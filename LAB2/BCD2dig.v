==> flow/design.v <==
`timescale 1ns / 1ps
`timescale 10ns / 1ps
module BCD1digit(D, ENABLE, LOAD, UP, CLK,CLR, Q, CO);
    input [3:0]D;
    input ENABLE;      
    input LOAD;           
    input CLK;          
    input CLR;
    input UP;
    output reg[3:0]Q;
    output reg CO;
    always @(posedge CLK or negedge CLR)
    begin
        if (!CLR) begin
            Q <= 4'b0000;  
        end else if (LOAD && ENABLE) begin
            Q <= D;  
        end else if (ENABLE) begin  
            if (UP) begin
                if (Q == 4'b1001) begin
                    Q <= 4'b0000;  
                end else begin
                    Q <= Q + 1;  
                end
            end else begin
                if (Q == 4'b0000) begin
                    Q <= 4'b1001;  
                end else begin
                    Q <= Q - 1;  
                end
            end
        end
    end
    always @(*)
    begin
        if (~CLR) begin
            CO = 0;  
        end else if (ENABLE) begin
            if (Q == 4'b1001 & UP) begin
                CO = 1;  
            end else if (Q == 4'b000 & ~UP)
            begin
                CO = 1;
            end else
            begin
                CO = 0;
            end
        end
    end
endmodule
`timescale 1ns / 1ps
module BCD2dig(
    input [3:0] D1, 
    input [3:0] D2, 
    input ENABLE,   
    input LOAD,    
    input UP,       
    input CLK,      
    input CLR,      
    output [3:0] Q1, 
    output [3:0] Q2, 
    output reg CO    
);
    reg ENABLE_1;      
    reg ENABLE_2;      
    reg UP_2;          
    reg ENABLE_OVERRIDE;  
    reg ENABLE_OVERRIDE2;
    wire CO1, CO2;
    BCD1digit bcd1 (
        .D(D1),
        .ENABLE(ENABLE_1),  
        .LOAD(LOAD),
        .UP(UP),
        .CLK(CLK),
        .CLR(CLR),
        .Q(Q1),
        .CO(CO1)  
    );
    BCD1digit bcd2 (
        .D(D2),
        .ENABLE(ENABLE_2),    
        .LOAD(LOAD),
        .UP(UP), 
        .CLK(CLK),
        .CLR(CLR),
        .Q(Q2),
        .CO(CO2)  
    );
    always @(*) begin
        ENABLE_1 <= ~ENABLE_OVERRIDE & ENABLE;
        ENABLE_2 <= (LOAD & ENABLE) | (Q1 == 4'd9 | Q1 == 4'd0) & (Q2 != 4'd0 & Q2 != 4'd9);     
        if (((Q2 == 4'd9 & Q1 == 4'd9) & UP == 1'd1) | ((Q2 == 4'd0 & Q1 == 4'd0) & UP == 1'd0)) begin       
            if (((Q2 == 4'd0 & Q1 == 4'd0) & UP == 1'd0) & (LOAD == 1'd1)) begin           
                ENABLE_OVERRIDE <= 1'd0; 
                CO <= 1'd1;
            end else begin                          
                ENABLE_OVERRIDE <= 1'd1;        
                CO <= 1'd1;
            end 
        end
        else begin
            ENABLE_OVERRIDE <= 1'd0;    
            CO <= 1'd0;
            if (Q1 == 4'd0 & UP == 1) begin              
                ENABLE_2 <= (LOAD & ENABLE) ;
            end 
            else if (Q1 == 4'd9 & UP == 0)               
                ENABLE_2 <= (LOAD & ENABLE) ;
        end
    end
endmodule
# ---- Step by step through the tools: BCD2dig
# Tool output for the design above, in the order of the flow.
# Lines are those of the file above, counted from 1.
# Operators carry their Yosys type and port widths (W data, S select, Z words).
# A cell with -- has no value.
dict set report setup {
  design {BCD2dig}
  clk_port {CLK}
  lib {sky130hd}
  lib_corner {tt_025C_1v80}
}

# ---- Word level
# Counts by Yosys on the flattened word-level netlist (proc, flatten, opt, wreduce; memories kept). Register bits leave out memories and registers merged into their read ports (data or address). Print and check cells are left out. Cells with the same type and inputs are merged into one.
dict set report bits {
  regBits 8
  output_inout_bits 9
  wordCells 48
  input_bits 13
}
dict set report classes {
  muxes 16
  bitwise 16
  reduce_logical 7
  n_eq 3
  addsub 4
}
# cell n
set ops {}
lappend ops {{$mux W4} 10}
lappend ops {{$and A1 B1 Y1} 11}
lappend ops {{$add A4 B1 Y4 const B} 2}
lappend ops {{$sub A4 B1 Y4 const B} 2}
lappend ops {{$eq A4 B4 Y1 const B} 2}
lappend ops {{$logic_not A4 Y1} 2}
lappend ops {{$mux W1} 6}
lappend ops {{$reduce_bool A2 Y1} 2}
lappend ops {{$ne A4 B4 Y1 const B} 1}
lappend ops {{$reduce_bool A4 Y1} 1}
lappend ops {{$or A1 B1 Y1} 3}
lappend ops {{$logic_and A1 B1 Y1} 2}
lappend ops {{$not A1 Y1} 2}

# ---- Longest topological paths
# Depth = most cells in a row (Yosys ltp): at word level without a register or memory, in the mapped netlist without a sequential cell, where the memories' decode and read muxes count.
dict set report logic_depth {
  ltp_word 10
  abc_area 0
  depth_mapped 6
  mapped_depth_nobuf 4
}

# ---- Netlist
# The flow's flattened synthesis, as Yosys stat reports it; memories are mapped. The netlist is that of the ABC_AREA named above (0 if unset); the other value can give another one.
# Totals and module areas in this step are rounded.
dict set report synth_totals {
  seqArea_um2 200
  flip_flops 8
  synth_area_um2 833
  stdcells 103
  n_buf 12
}
# type n type_area_um2
set by_type {}
lappend by_type {sky130_fd_sc_hd__dfrtp_1 8 200.192}
lappend by_type {sky130_fd_sc_hd__mux2_2 6 67.565}
lappend by_type {sky130_fd_sc_hd__o21ai_0 8 40.038}
lappend by_type {sky130_fd_sc_hd__nor2b_1 5 31.28}
lappend by_type {sky130_fd_sc_hd__and4b_1 3 30.029}
lappend by_type {sky130_fd_sc_hd__a2bb2oi_1 3 26.275}
lappend by_type {sky130_fd_sc_hd__clkbuf_1 6 22.522}
lappend by_type {sky130_fd_sc_hd__nand2_1 6 22.522}
lappend by_type {sky130_fd_sc_hd__nor2_1 6 22.522}
lappend by_type {sky130_fd_sc_hd__buf_2 4 20.019}
lappend by_type {sky130_fd_sc_hd__nor3_1 4 20.019}
lappend by_type {sky130_fd_sc_hd__a32oi_1 2 17.517}
lappend by_type {sky130_fd_sc_hd__and3b_1 2 17.517}
lappend by_type {sky130_fd_sc_hd__xor2_1 2 17.517}
lappend by_type {sky130_fd_sc_hd__a41oi_2 1 16.266}
lappend by_type {sky130_fd_sc_hd__a21boi_0 2 15.014}
lappend by_type {sky130_fd_sc_hd__a21o_1 2 15.014}
lappend by_type {sky130_fd_sc_hd__a21oi_1 3 15.014}
# Not listed: further types 23, cells in them 30.
# The figures by module come from a second, unflattened synthesis with its own total; it is not the netlist above.
dict set report hier_totals {
  cells_unflattened 99
  area_unflattened_um2 851
}
# Rows give one instance, submodules left out.
# module n_inst cells mod_area_um2
set modules {}
lappend modules {BCD1digit 2 42 377}
lappend modules {BCD2dig 1 15 97.6}

# ---- Timing after synthesis
# Source: OpenSTA report_checks on the synthesized netlist (no wires, ideal clock, input and output delay 20% of the period each), path of least setup slack; recovery checks are left aside. Register names are those of the netlist, which keeps one name where synthesis merged equal registers.
dict set report synth_timing {
  kind {reg2reg}
  from {register bcd1.Q[0]}
  to {register bcd1.Q[2]}
  launch_ns 0.000
  path_slack_ns -0.104
  path_buffers 2
  clock_period_ns 1.49
  path_stages 7
  delay_ns 1.594
  t_arrival_ns 1.469
  synth_period_reached_ns 1.594
}
# "delay_ns" is the arrival time less input delay plus setup time.
# "path_stages": output pins that drive a net of the path, with the launching flip-flop's if there is one; two outputs of one cell count as two.
# "synth_period_reached_ns" = period - worst setup slack (recovery checks aside). The figure is calculated, with input and output delays left at 20% of the set period.
# The rows between start and end are the longest chain of elaborated cells between them; the timing report does not say that the signal goes this way. Where chains are equally long, one stands for them.
# Each line given opens the expression or statement behind the cell; cells for indexed reads and writes are added by Yosys, which also makes memories of some case tables.
# A register here has more assigning lines than the two given.
dict set report synth_between {
  cell_sequence {sky130_fd_sc_hd__dfrtp_1 > sky130_fd_sc_hd__clkbuf_1 > sky130_fd_sc_hd__buf_2 > sky130_fd_sc_hd__and4b_1 > sky130_fd_sc_hd__a311oi_1 > sky130_fd_sc_hd__a2bb2oi_1 > sky130_fd_sc_hd__mux2_2}
  elab_chain_len 10
}
# item line
set synth_lines {}
lappend synth_lines {{start: declaration} 10} ;# output reg[3:0]Q;
lappend synth_lines {{start: assignment} 23} ;# Q <= Q + 1;
lappend synth_lines {{start: assignment} 29} ;# Q <= Q - 1;
lappend synth_lines {{$logic_not A4 Y1} 94} ;# if (((Q2 == 4'd0 & Q1 == 4'd0) & UP == 1'd0) & (LOAD == 1'd1)) begin
lappend synth_lines {{$and A1 B1 Y1 x3} 94}
lappend synth_lines {{$mux W1} 94}
lappend synth_lines {{$mux W1} 93} ;# if (((Q2 == 4'd9 & Q1 == 4'd9) & UP == 1'd1) | ((Q2 == 4'd0 & Q1 == 4'd0) & UP == 1'd0)) begin
lappend synth_lines {{$not A1 Y1} 91} ;# ENABLE_1 <= ~ENABLE_OVERRIDE & ENABLE;
lappend synth_lines {{$and A1 B1 Y1} 91}
lappend synth_lines {{$mux W4} 18} ;# end else if (ENABLE) begin
lappend synth_lines {{$mux W4} 16} ;# end else if (LOAD && ENABLE) begin
lappend synth_lines {{end: assignment} 23}
lappend synth_lines {{end: assignment} 29}
lappend synth_lines {{end: declaration} 10}

# ---- Path in the finished layout
# From the final timing report of run 1: the path of least setup slack in the routed layout; clock arrival at registers is part of the times.
dict set report layout_timing {
  kind {reg2out}
  from {register bcd1.Q[1]}
  to {output Q1[1]}
  clock_period_ns 1.64
  path_buffers 2
  launch_ns 0.25
  path_slack_ns -0.04
  t_arrival_ns 1.35
  path_stages 3
}
# A register here has more assigning lines than the two given.
dict set report layout_between {
  cell_sequence {sky130_fd_sc_hd__dfrtp_1 > sky130_fd_sc_hd__buf_4 > sky130_fd_sc_hd__clkdlybuf4s50_1}
  elab_chain_len 0
}
# item line
set layout_lines {}
lappend layout_lines {{start: declaration} 10} ;# output reg[3:0]Q;
lappend layout_lines {{start: assignment} 23} ;# Q <= Q + 1;
lappend layout_lines {{start: assignment} 29} ;# Q <= Q - 1;
lappend layout_lines {{end: declaration} 60} ;# output [3:0] Q1,

Design BCD2dig on sky130hd. What follows are 2 stored runs of the flow, each under its own settings; their order means nothing. The constraints put input and output delay at 20% of the set period each and load the outputs with 0.01 pF.
"period_reached_ns" means the clock period less the worst setup slack. The figure is calculated, with input and output delays left at 20% of the set period.
By "worst_setup_path_time_ns" is meant the share of the clock period that the worst setup path is allowed (20% is reserved at inputs, 20% at outputs), minus its slack. Clock arrival times at its registers enter into it.
"total_power_mw": no workload was simulated; the value follows from the tool's default switching activity.
The measured numbers are rounded.

# run 1
==> flow/run.sh <==
#!/bin/bash
# the make line also repeats the synthesis and layout settings of config.mk as NAME=value (left out here)
make -C /OpenROAD-flow-scripts/flow DESIGN_CONFIG=/design/flow/config.mk WORK_HOME=/design/flow/orfs CLKGATE_MAP_FILE= finish
==> flow/config.mk <==
export PLATFORM = sky130hd
export DESIGN_NAME = BCD2dig
export DESIGN_NICKNAME = BCD2dig
export VERILOG_FILES = /design/flow/design.v
export SDC_FILE = /design/flow/constraint.sdc
export NUM_CORES = 4
export LEC_CHECK = 0
export CAP_MARGIN = 20
export CORE_MARGIN = 2
export CORE_UTILIZATION = 40
export SETUP_SLACK_MARGIN = -0.12
export SLEW_MARGIN = 20
==> flow/constraint.sdc <==
create_clock -name core_clock -period 1.64 [get_ports {CLK}]
set_input_delay 0.3280 -clock core_clock [delete_from_list [all_inputs] [get_ports {CLK}]]
set_output_delay 0.3280 -clock core_clock [all_outputs]
set_load 0.01 [all_outputs]

==> run 1: results <==
ys_area_um2=833
final_die_area_um2=2460
final_cell_area_um2=1220
finalUtil_frac=0.621
fin_ws_ns=-0.039
final_setup_tns_ns=-0.158
total_power_mw=1.55
period_reached_ns=1.679
worst_setup_path_time_ns=1.35
worstPathKind="reg2out"

# run 2
==> flow/run.sh <==
#!/bin/bash
# the make line also repeats the synthesis and layout settings of config.mk as NAME=value (left out here)
make -C /OpenROAD-flow-scripts/flow DESIGN_CONFIG=/design/flow/config.mk WORK_HOME=/design/flow/orfs CLKGATE_MAP_FILE= finish
==> flow/config.mk <==
export PLATFORM = sky130hd
export DESIGN_NAME = BCD2dig
export DESIGN_NICKNAME = BCD2dig
export VERILOG_FILES = /design/flow/design.v
export SDC_FILE = /design/flow/constraint.sdc
export NUM_CORES = 4
export LEC_CHECK = 0
export CAP_MARGIN = 5
export CORE_MARGIN = 6
export CORE_UTILIZATION = 19
export CTS_CLUSTER_DIAMETER = 156
export PLACE_DENSITY_LB_ADDON = 0.25
export SETUP_SLACK_MARGIN = 0.23
export SLEW_MARGIN = 20
==> flow/constraint.sdc <==
create_clock -name core_clock -period 0.938 [get_ports {CLK}]
set_input_delay 0.1876 -clock core_clock [delete_from_list [all_inputs] [get_ports {CLK}]]
set_output_delay 0.1876 -clock core_clock [all_outputs]
set_load 0.01 [all_outputs]

==> run 2: results <==
ys_area_um2=833
final_die_area_um2=6120
final_cell_area_um2=1530
finalUtil_frac=0.373
fin_ws_ns=-0.651
final_setup_tns_ns=-7.36
total_power_mw=3.68
period_reached_ns=1.589
worst_setup_path_time_ns=1.59
worstPathKind="reg2reg"
