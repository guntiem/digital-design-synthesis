==> flow/design.v <==
`timescale 1ns / 1ps
module binarytobcd( binary, start, clk, done, bcd);
    input [13:0] binary;
    input start, clk;
    output reg done;
    output reg [15:0] bcd = 0;
    reg [13:0] binary_reg = 0;
    reg [2:0] state = 0;
    reg [3:0] counter = 0;
    always @(posedge clk)
        case(state)
            2'd0: begin 
                if(start) begin
                    bcd <= 16'd0;
                    binary_reg <= binary;
                    counter <= 0;
                    done <= 0;
                    state <= 2'd1;
                end
            end
            2'd1:
                if(counter == 4'd14) begin
                    state <= 2'd0;
                    done = 1;
                end 
                else begin 
                    if (bcd[3:0] >= 5) bcd[3:0] <= bcd[3:0] + 3;   
                    if (bcd[7:4] >= 5) bcd[7:4] <= bcd[7:4] + 3;
                    if (bcd[11:8] >= 5) bcd[11:8] <= bcd[11:8] + 3;
                    if (bcd[15:12] >= 5) bcd[15:12] <= bcd[15:12] + 3;  
                    state <= 2'd2;
                end     
            2'd2: begin                
                bcd <= {bcd[14:0], binary_reg[13]};
                binary_reg <= binary_reg << 1;
                counter <= counter + 1;
                state <= 2'd1;
            end 
       endcase 
endmodule
# --- From RTL to reports: binarytobcd ---
# Tool output for the design above, in the order of the flow.
# Lines are those of the file above, counted from 1.
inputs:
  design: "binarytobcd"
  clock_port: "clk"
  cell_library: "sky130hd"
  lib_corner: "tt_025C_1v80"

# --- Elaborated design ---
# Source: Yosys, flattened and elaborated, memories not mapped. Widths are those after wreduce. Registers that Yosys merges into a memory's read port (data or address) are not register bits. Print and check cells do not count. Equal cells are merged and count once.
bits:
  register_bits: 38
  latch_bits: 0
  ramBits: 0
  romBits: 0
  clocked_rd_ports_x_width: 0
  mem_count: 0
  in_bits: 16
  output_inout_bits: 17
  elab_cells: 60
op_classes:
  add_sub_neg: 5
  mul: 0
  div: 0
  n_cmp: 4
  n_eq: 10
  shifts: 0
  n_mux: 22
  logic: 0
  reduce_and_logical: 11
ops:
  columns: ["cell", "n"]
  rows:
  - ["4-bit case mux with 3-bit select", 4]
  - ["4-bit two-way mux", 9]
  - ["14-bit case mux with 2-bit select", 1]
  - ["4-bit by 2-bit adder with 4-bit output with constant B", 4]
  - ["4-bit by 3-bit greater-or-equal comparator with 1-bit output with constant B", 4]
  - ["4-bit AND reduction", 4]
  - ["2-bit inequality test with constant B", 7]
  - ["14-bit two-way mux", 1]
  - ["3-bit case mux with 3-bit select", 1]
  - ["4-bit case mux with 2-bit select", 1]
  - ["2-bit AND reduction", 2]
  - ["2-bit nonzero test", 2]
  - ["4-bit by 1-bit adder with 4-bit output with constant B", 1]
  - ["4-bit == test with constant B", 1]
  - ["3-bit by 1-bit == test with 1-bit output with constant B", 1]
  - ["3-bit by 2-bit == test with 1-bit output with constant B", 1]
  - ["3-bit logical NOT", 1]
  - ["3-bit AND reduction", 1]
  - ["3-bit nonzero test", 1]
  - ["3-bit two-way mux", 1]
  - ["1-bit case mux with 2-bit select", 1]
  - ["2-bit two-way mux", 1]
  - ["1-bit two-way mux", 2]

# --- Longest topological paths ---
# Longest topological path by Yosys (ltp), each cell counted once; first at word level (registers and memories cut), then after technology mapping (sequential cells cut; the memories' decode and read muxes count).
logic_depth:
  ltp_word: 4
  ABC_AREA: 1
  depth_mapped: 8
  ltp_nobuf: 8

# --- Netlist ---
# Source: synth_stat.txt of the flow (Yosys; design flattened, memories mapped). It holds for the ABC_AREA given above (unset counts as 0); a run with the other value may have another netlist.
# The area totals of this step are shown rounded.
synth_totals:
  mapped_cells: 214
  synth_area_mm2: 0.002
  seq_area_mm2: 0.0011
  flip_flops: 37
  buffers: 6
types:
  columns: ["type", "n", "type_area_um2"]
  rows:
  - ["sky130_fd_sc_hd__edfxtp_1", 37, 1.11E+03]
  - ["sky130_fd_sc_hd__nand2_1", 72, 270.259]
  - ["sky130_fd_sc_hd__ha_1", 14, 175.168]
  - ["sky130_fd_sc_hd__a21oi_1", 18, 90.086]
  - ["sky130_fd_sc_hd__inv_1", 24, 90.086]
  - ["sky130_fd_sc_hd__nand3_1", 11, 55.053]
  - ["sky130_fd_sc_hd__nor2_1", 12, 45.043]
  - ["sky130_fd_sc_hd__a2bb2oi_1", 4, 35.034]
  - ["sky130_fd_sc_hd__o21bai_1", 4, 30.029]
  - ["sky130_fd_sc_hd__buf_2", 5, 25.024]
  - ["sky130_fd_sc_hd__o21ai_0", 4, 20.019]
  - ["sky130_fd_sc_hd__a211oi_1", 2, 15.014]
  - ["sky130_fd_sc_hd__buf_6", 1, 11.261]
  - ["sky130_fd_sc_hd__a21oi_2", 1, 8.758]
  - ["sky130_fd_sc_hd__o21ai_2", 1, 8.758]
  - ["sky130_fd_sc_hd__xnor2_1", 1, 8.758]
  - ["sky130_fd_sc_hd__inv_2", 2, 7.507]
  - ["sky130_fd_sc_hd__nand2_2", 1, 6.256]

# --- Worst setup path after synthesis ---
# Path of least setup slack by OpenSTA after synthesis, without wires, with an ideal clock, recovery checks aside; 20% of the period is set as input and as output delay. Where synthesis merged equal registers, the netlist keeps one of their names.
synth_path:
  kind: "reg-to-reg"
  start: "reg state[0]"
  end: "reg binary_reg[0]"
  period_ns: 1.6
  setup_ns: 0.399
  launch_ns: 0.000
  arrival_ns: 1.869
  required_ns: 1.201
  path_slack_ns: -0.668
  path_delay_ns: 2.268
  stages: 6
  n_path_buf: 1
  period_less_setup_slack_ns: 2.268
# "path_delay_ns" = arrival - input delay + setup time.
# "stages": output pins that drive a net of the path, with the launching flip-flop's if there is one; two outputs of one cell count as two.
# "period_less_setup_slack_ns" = period - worst setup slack (recovery checks aside). The figure is calculated, with input and output delays left at 20% of the set period.
# The rows between start and end are the longest chain of elaborated cells between them; the timing report does not say that the signal goes this way. Where chains are equally long, one stands for them.
# Each line given opens the expression or statement behind the cell; cells for indexed reads and writes are added by Yosys, which also makes memories of some case tables.
# At most two assigning lines are given for a register; there are more.
# The path ends at the enable pin of a flip-flop; only ways to that pin are counted.
synth_via:
  cell_sequence: "sky130_fd_sc_hd__edfxtp_1 -> sky130_fd_sc_hd__inv_1 -> sky130_fd_sc_hd__ha_1 -> sky130_fd_sc_hd__inv_2 -> sky130_fd_sc_hd__buf_2 -> sky130_fd_sc_hd__a21oi_1"
  elab_chain_len: 3
  cells_between: 5
  cone_lines: 1
  classes_between: "eq/ne (2); reduce/logical (3)"
synth_lines:
  columns: ["element", "line_no", "text"]
  rows:
  - ["start, declared", 8, "reg [2:0] state = 0;"]
  - ["start, assigned", 18, "state <= 2'd1;"]
  - ["start, assigned", 23, "state <= 2'd0;"]
  - ["3-bit by 2-bit == test with 1-bit output", 11, "case(state)"]
  - ["2-bit nonzero test", null, null]
  - ["2-bit AND reduction", null, null]
  - ["end, assigned", 15, "binary_reg <= binary;"]
  - ["end, assigned", 35, "binary_reg <= binary_reg << 1;"]
  - ["end, declared", 7, "reg [13:0] binary_reg = 0;"]

# --- Worst path after layout ---
# From the final timing report of flow run 1: the path of least setup slack in the routed layout; clock arrival at registers is part of the times.
layout_path:
  kind: "reg-to-reg"
  start: "reg state[1]"
  end: "reg bcd[4]"
  period_ns: 2.67
  setup_ns: 0.34
  launch_ns: 0.28
  arrival_ns: 1.86
  required_ns: 2.61
  path_slack_ns: 0.75
  stages: 8
  n_path_buf: 0
# The rows between start and end are the longest chain of elaborated cells between them; the timing report does not say that the signal goes this way. Where chains are equally long, one stands for them.
# At most two assigning lines are given for a register; there are more.
# The path ends at the enable pin of a flip-flop; only ways to that pin are counted.
layout_via:
  cell_sequence: "sky130_fd_sc_hd__edfxtp_1 -> sky130_fd_sc_hd__inv_1 -> sky130_fd_sc_hd__ha_1 -> sky130_fd_sc_hd__inv_1 -> sky130_fd_sc_hd__nor2_1 -> sky130_fd_sc_hd__nor2_1 -> sky130_fd_sc_hd__o21ai_2 -> sky130_fd_sc_hd__a21oi_1"
  elab_chain_len: 3
  cells_between: 8
  cone_lines: 1
  classes_between: "eq/ne (5); reduce/logical (3)"
layout_lines:
  columns: ["element", "line_no", "text"]
  rows:
  - ["start, declared", 8, "reg [2:0] state = 0;"]
  - ["start, assigned", 18, "state <= 2'd1;"]
  - ["start, assigned", 23, "state <= 2'd0;"]
  - ["3-bit by 1-bit == test with 1-bit output", 11, "case(state)"]
  - ["2-bit inequality test", null, null]
  - ["4-bit AND reduction", null, null]
  - ["end, assigned", 28, "if (bcd[7:4] >= 5) bcd[7:4] <= bcd[7:4] + 3;"]
  - ["end, assigned", 34, "bcd <= {bcd[14:0], binary_reg[13]};"]
  - ["end, declared", 6, "output reg [15:0] bcd = 0;"]

Module binarytobcd, platform sky130hd: 2 stored runs of the flow (Yosys, OpenROAD) with differing settings, in no particular order. Input and output delays are each 20% of the period that was set; the output load is 0.01 pF.
"achieved_clock_period_ns" = clock period - worst setup slack. The figure is calculated, with input and output delays left at 20% of the set period.
"worst_path_time_ns" = time allowed to the worst setup path (clock period - input delay - output delay, where it has them) - its slack; a late launch clock adds to it, a late capture clock takes from it.
"power.total_mw": no workload was simulated; the value follows from the tool's default switching activity.
Values from the reports are rounded here.

--- flow run 1 ---
==> flow/run.sh <==
#!/bin/bash
# the make line also repeats the synthesis and layout settings of config.mk as NAME=value (left out here)
make -C /OpenROAD-flow-scripts/flow DESIGN_CONFIG=/design/flow/config.mk WORK_HOME=/design/flow/orfs CLKGATE_MAP_FILE= finish
==> flow/config.mk <==
export PLATFORM = sky130hd
export DESIGN_NAME = binarytobcd
export DESIGN_NICKNAME = binarytobcd
export VERILOG_FILES = /design/flow/design.v
export SDC_FILE = /design/flow/constraint.sdc
export NUM_CORES = 4
export LEC_CHECK = 0
export ABC_AREA = 1
export CAP_MARGIN = 20
export CORE_ASPECT_RATIO = 0.75
export CORE_MARGIN = 3
export CORE_UTILIZATION = 47
export GPL_ROUTABILITY_DRIVEN = 1
export GPL_TIMING_DRIVEN = 1
export PLACE_DENSITY_LB_ADDON = 0.28
export SLEW_MARGIN = 20
export TNS_END_PERCENT = 50
==> flow/constraint.sdc <==
create_clock -name core_clock -period 2.67 [get_ports {clk}]
set_input_delay 0.5340 -clock core_clock [delete_from_list [all_inputs] [get_ports {clk}]]
set_output_delay 0.5340 -clock core_clock [all_outputs]
set_load 0.01 [all_outputs]

==> results, as YAML <==
results:
  post_synth_area_mm2: 0.002
  die_area_mm2: 0.0051
  final_cell_area_mm2: 0.0025
  util_frac: 0.64
  worst_setup_slack_ns: 0.75
  setup_tns_ns: 0.000
  worst_hold_slack_ns: 0.51
  power.total_mw: 3.3
  achieved_clock_period_ns: 1.919
  worst_path_time_ns: 1.92
  worst_setup_path_type: "reg-to-reg"

--- flow run 2 ---
==> flow/run.sh <==
#!/bin/bash
# the make line also repeats the synthesis and layout settings of config.mk as NAME=value (left out here)
make -C /OpenROAD-flow-scripts/flow DESIGN_CONFIG=/design/flow/config.mk WORK_HOME=/design/flow/orfs CLKGATE_MAP_FILE= finish
==> flow/config.mk <==
export PLATFORM = sky130hd
export DESIGN_NAME = binarytobcd
export DESIGN_NICKNAME = binarytobcd
export VERILOG_FILES = /design/flow/design.v
export SDC_FILE = /design/flow/constraint.sdc
export NUM_CORES = 4
export LEC_CHECK = 0
export ABC_AREA = 1
export CAP_MARGIN = 20
export CELL_PAD_IN_SITES_DETAIL_PLACEMENT = 2
export CELL_PAD_IN_SITES_GLOBAL_PLACEMENT = 0
export CORE_MARGIN = 6
export CORE_UTILIZATION = 63
export GPL_ROUTABILITY_DRIVEN = 1
export HOLD_SLACK_MARGIN = 0.07
export PLACE_DENSITY_LB_ADDON = 0.27
export SETUP_SLACK_MARGIN = 0.1
export SLEW_MARGIN = 20
==> flow/constraint.sdc <==
create_clock -name core_clock -period 0.963 [get_ports {clk}]
set_input_delay 0.1926 -clock core_clock [delete_from_list [all_inputs] [get_ports {clk}]]
set_output_delay 0.1926 -clock core_clock [all_outputs]
set_load 0.01 [all_outputs]

==> results, as YAML <==
outcome: "stopped before the end: placement reported a tool error"
