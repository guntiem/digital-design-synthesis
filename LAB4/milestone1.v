==> flow/design.v <==
`timescale 1ns / 1ps
module fitbittracker(PULSE, CLK, RESET, STEPS, OFLOW, DISTANCE);
input PULSE, CLK, RESET;
output reg [13:0] STEPS;
output reg OFLOW;
output reg [4:0] DISTANCE;
reg [15:0] step_counter;
always @(posedge CLK) 
begin
    if(RESET) 
    begin
        step_counter <= 16'd0;
        STEPS <= 14'd0;
        OFLOW <= 1'b0;
        DISTANCE <= 5'd0;
    end 
    else
     begin
        if(PULSE) begin  
        step_counter <= step_counter + 1'b1;
    end
    else 
     begin
        OFLOW <= 1'b1;
     end
    end
        STEPS <= step_counter[13:0];
        DISTANCE <= step_counter / 2048;  
        if(DISTANCE > 19) begin  
        DISTANCE <= 19;
    end
   end
endmodule
`timescale 1ns / 1ps
module milestone1(input wire [1:0] MODE,input wire START,input wire STOP,input wire CLK,
                  input wire RESET, output wire[13:0] STEPS,output wire OFLOW,output wire DISTANCE);
 wire pulse_signal;
 pulse_gen puls_generator( .MODE(MODE), .STOP(STOP), .START(START), .CLK(CLK), .RESET(RESET), .PULSE(pulse_signal));
 fitbittracker fit_bit_tracker(.PULSE(pulse_signal),.CLK(CLK),.RESET(RESET),.STEPS(STEPS),.OFLOW(OFLOW),.DISTANCE(DISTANCE));
endmodule
`timescale 1ns / 1ps
module pulse_gen( MODE, START, STOP, CLK, RESET, PULSE);
input [1:0] MODE;
input STOP, START, CLK, RESET;
output reg PULSE;
reg is_generating;
reg [27:0] counter = 28'd0;  
always @(posedge CLK) begin
    if (RESET) 
    begin
        is_generating <= 1'b0;
        counter <= 28'd0;
        PULSE <= 1'b0;
    end
else if (START)
     begin
        is_generating <= 1'b1;
        counter <= 28'd0;  
        PULSE <= 1'b0;  
    end
else if (STOP) 
    begin
        is_generating <= 1'b0;
        PULSE <= 1'b0;  
    end
else if (is_generating) begin
case (MODE)
    2'b00: 
    begin  
        if (counter >= 3124999) begin  
        counter <= 28'd0;
        PULSE <= 1'b1;
    end 
    else
     begin
        counter <= counter + 1'b1;
        PULSE <= 1'b0;
    end
   end
    2'b01: 
    begin  
        if (counter >= 1562499) begin  
        counter <= 28'd0;
        PULSE <= 1'b1;
    end 
    else begin
        counter <= counter + 1'b1;
        PULSE <= 1'b0;
    end
   end
    2'b10: 
    begin  
        if (counter >= 781249) begin  
        counter <= 28'd0;
        PULSE <= 1'b1;
    end 
    else begin
        counter <= counter + 1'b1;
        PULSE <= 1'b0;
    end
   end
    2'b11: begin  
        PULSE <= 1'b0;
     end
    endcase
 end
end
endmodule
Reports on milestone1 --
The steps from the RTL of milestone1 to its reports follow in flow order. Line numbers count from 1 in the design file above. Operators: Yosys type, input widths -> output width; for muxes data width and select width s. Cell names lack the library's common part. The mark - stands for no value.
Inputs: design top milestone1, clock input CLK, cell library sky130hd, library corner tt_025C_1v80

After elaboration --
Source: Yosys, flattened and elaborated, memories not mapped. Widths are those after wreduce. Registers that Yosys merges into a memory's read port (data or address) are not register bits. Print and check cells do not count. Equal cells are merged and count once.
Operators by class: $add $sub $neg 2, $lt $le $gt $ge 4, eq/ne operators 3, muxes and demuxes 10, bitwise operators 1, reductions and logical operators 6
Operator list (number):
- $pmux 28 s3 | 1
- $mux 28 | 3
- $add 28x1->28 const B | 1
- $ge 28x20->1 const B | 1
- $ge 28x21->1 const B | 1
- $ge 28x22->1 const B | 1
- $add 16x1->16 const B | 1
- $gt 5x5->1 const B | 1
- $mux 1 | 5
- $eq 2x2->1 const B | 2
- $pmux 1 s4 | 1
- $reduce_and 3->1 | 1
- $reduce_bool 3->1 | 1
- $reduce_or 3->1 | 1
- $eq 2x1->1 const B | 1
- $logic_not 2->1 | 1
- $reduce_bool 2->1 | 1
- $reduce_or 2->1 | 1
- $not 1->1 | 1
Storage and ports: flip-flop bits (word level) 66, bits of input ports 6, output and inout bits 16

Logic depth --
Yosys ltp: most cells in a row. Word level: on the elaborated netlist, between registers, memories and ports. Mapped: between sequential cells and ports; inverters and the memories' decode and read muxes count.
Logic depth: depth after elaboration 3, ABC_AREA 0, gate-level depth with buffers 8, mapped depth without buffers 7

Mapped cells and area --
Source: synth_stat.txt of the flow (Yosys; design flattened, memories mapped). It holds for the ABC_AREA given above (unset counts as 0); a run with the other value may have another netlist.
Mapped netlist: mapped cells 292, cell area after synthesis 2798.9 um^2, sequential area 1301.2 um^2, mapped flip-flops 65, buffers 11
Cells by type:
- dfxtp_1 | number 65, total area 1.3E+03 um^2
- xor2_1 | number 24, total area 210.202 um^2
- nor2_2 | number 20, total area 125.12 um^2
- nor2_1 | number 28, total area 105.101 um^2
- ha_1 | number 8, total area 100.096 um^2
- xnor2_1 | number 10, total area 87.584 um^2
- nand2_1 | number 21, total area 78.826 um^2
- nand3_1 | number 15, total area 75.072 um^2
- and4_1 | number 8, total area 70.067 um^2
- and3_1 | number 9, total area 56.304 um^2
- nand4_1 | number 9, total area 56.304 um^2
- buf_6 | number 3, total area 33.782 um^2
- inv_1 | number 9, total area 33.782 um^2
- a21oi_1 | number 6, total area 30.029 um^2
- and2_1 | number 4, total area 25.024 um^2
- nor3_1 | number 5, total area 25.024 um^2
- nor4b_4 | number 1, total area 23.773 um^2
- nand3b_1 | number 3, total area 22.522 um^2
Other cell types: 27; their cells: 44. The figures by module come from a second, unflattened synthesis with its own total; it is not the netlist above.
Second synthesis, totals: cell total of the unflattened synthesis 359, area total of the unflattened synthesis 3198.1 um^2
Each row is one instance without its submodules.
By module:
- pulse_gen | instances 1, cells 247, area 1999.4 um^2, seq. area 600.6 um^2
- fitbittracker | instances 1, cells 112, area 1198.6 um^2, seq. area 720.7 um^2
- milestone1 | instances 1, cells 0, area 0.0 um^2, seq. area 0.0 um^2

Path before layout --
Path of least setup slack by OpenSTA after synthesis, without wires, with an ideal clock, recovery checks aside; 20% of the period is set as input and as output delay. Where synthesis merged equal registers, the netlist keeps one of their names.
Path post-synthesis: kind register to register, start register puls_generator.counter[2], end register puls_generator.counter[7], clock period 2110 ps, library setup time 62 ps, time at the first pin 0 ps, arrival 1915 ps, required time 2048 ps, slack 133 ps, delay of the path 1977 ps, stages 9, buffers on the path 2, synthesis period reached 1977 ps
"delay of the path" is the arrival time less input delay plus setup time. "stages" counts driving pins, that of a launching flip-flop among them; a cell with two outputs on the path counts twice. "synthesis period reached" = period - worst setup slack (recovery checks aside). The figure is calculated, with input and output delays left at 20% of the set period. The rows between start and end are the longest chain of elaborated cells between them; the timing report does not say that the signal goes this way. Where chains are equally long, one stands for them. A line is the first line of the expression or statement that the cell stems from. Yosys adds cells for indexed reads and writes and turns some case tables into memories. A register here has more assigning lines than the two given.
On the way, post-synthesis: path through dfxtp_1 > buf_6 > or4_4 > nor4b_4 > nor4_2 > nor3_4 > o31ai_4 > buf_6 > nor2_2, length of the longest elaborated chain 3, elaborated cells on any way between the ends 8, those cells by class 1 x add/sub; 3 x compare; 4 x mux
Ends and longest elaborated chain, post-synthesis:
- from (decl) | line 47 | reg [27:0] counter = 28'd0;
- from (assign) | line 76 | counter <= counter + 1'b1;
- from (assign) | line 87 | counter <= counter + 1'b1;
- $add 28x1->28 | line 98 | counter <= counter + 1'b1;
- $mux 28 | line 93 | if (counter >= 781249) begin
- $pmux 28 s3 | line 67 | case (MODE)
- to (assign) | line 76
- to (assign) | line 87
- to (decl) | line 47

Worst path after layout --
From the final timing report of run 1: the path of least setup slack in the routed layout; clock arrival at registers is part of the times. The report prints the path's times to 10 ps; the period is as set.
Path post-layout: kind register to register, start register puls_generator.counter[2], end register puls_generator.counter[5], clock period 1980 ps, library setup time 60 ps, time at the first pin 340 ps, arrival 2280 ps, required time 2260 ps, slack -20 ps, stages 8, buffers on the path 1
The rows between start and end are the longest chain of elaborated cells between them; the timing report does not say that the signal goes this way. Where chains are equally long, one stands for them. A register here has more assigning lines than the two given.
On the way, post-layout: path through dfxtp_2 > or4_4 > nor4b_4 > nor4_4 > nor3_4 > o31ai_4 > buf_12 > nor2_2, length of the longest elaborated chain 3, elaborated cells on any way between the ends 8, those cells by class 1 x add/sub; 3 x compare; 4 x mux
Ends and longest elaborated chain, post-layout:
- from (decl) | line 47 | reg [27:0] counter = 28'd0;
- from (assign) | line 76 | counter <= counter + 1'b1;
- from (assign) | line 87 | counter <= counter + 1'b1;
- $add 28x1->28 | line 98 | counter <= counter + 1'b1;
- $mux 28 | line 93 | if (counter >= 781249) begin
- $pmux 28 s3 | line 67 | case (MODE)
- to (assign) | line 76
- to (assign) | line 87
- to (decl) | line 47

FLOW RESULTS
============

Measured data: module milestone1, platform sky130hd, 2 stored runs of the flow under differing settings, order arbitrary. Input and output delays are each 20% of the period that was set; the output load is 0.01 pF.
By "clock period reached" is meant the clock period of the run minus its worst setup slack. This is arithmetic on one report: input and output delays are still those of the set period (20% each).
"time on the worst setup path" is the time allowed to the run's worst setup path (the clock period less input and output delay, where it has them) less its slack. Clock arrival times count: a late capture clock shortens it, a late launch clock lengthens it.
By "total power after layout" is meant OpenSTA's value without simulated activity: inputs other than the clock are taken to toggle once in ten clock periods, and the tool carries that through the logic.
"time on the worst setup path" is known to 10 ps.

* Run 1 | settings: period_ns 1.98; CORE_UTILIZATION 62; CAP_MARGIN 20; CORE_MARGIN 2; SLEW_MARGIN 20 | results: utilization 81.1 %; final worst hold slack 379 ps; netlist area reported by Yosys 2798.9 um^2; clock period reached 2004 ps; time on the worst setup path 2000 ps; kind of the worst setup path register to register; total power after layout 2.481 mW; setup TNS -101 ps; die size 5068.0 um^2; smallest setup slack -24 ps
* Run 2 | settings: period_ns 2.73; CORE_UTILIZATION 24; PLACE_DENSITY_LB_ADDON 0.25; CORE_ASPECT_RATIO 1.8; CORE_MARGIN 3; ABC_AREA 0; GPL_TIMING_DRIVEN 0; CTS_CLUSTER_DIAMETER 305; CAP_MARGIN 15; SLEW_MARGIN 20 | results: utilization 30.9 %; final worst hold slack 378 ps; netlist area reported by Yosys 2798.9 um^2; clock period reached 2503 ps; time on the worst setup path 1960 ps; kind of the worst setup path input to register; total power after layout 2.199 mW; setup TNS 0 ps; die size 13050.0 um^2; smallest setup slack 227 ps
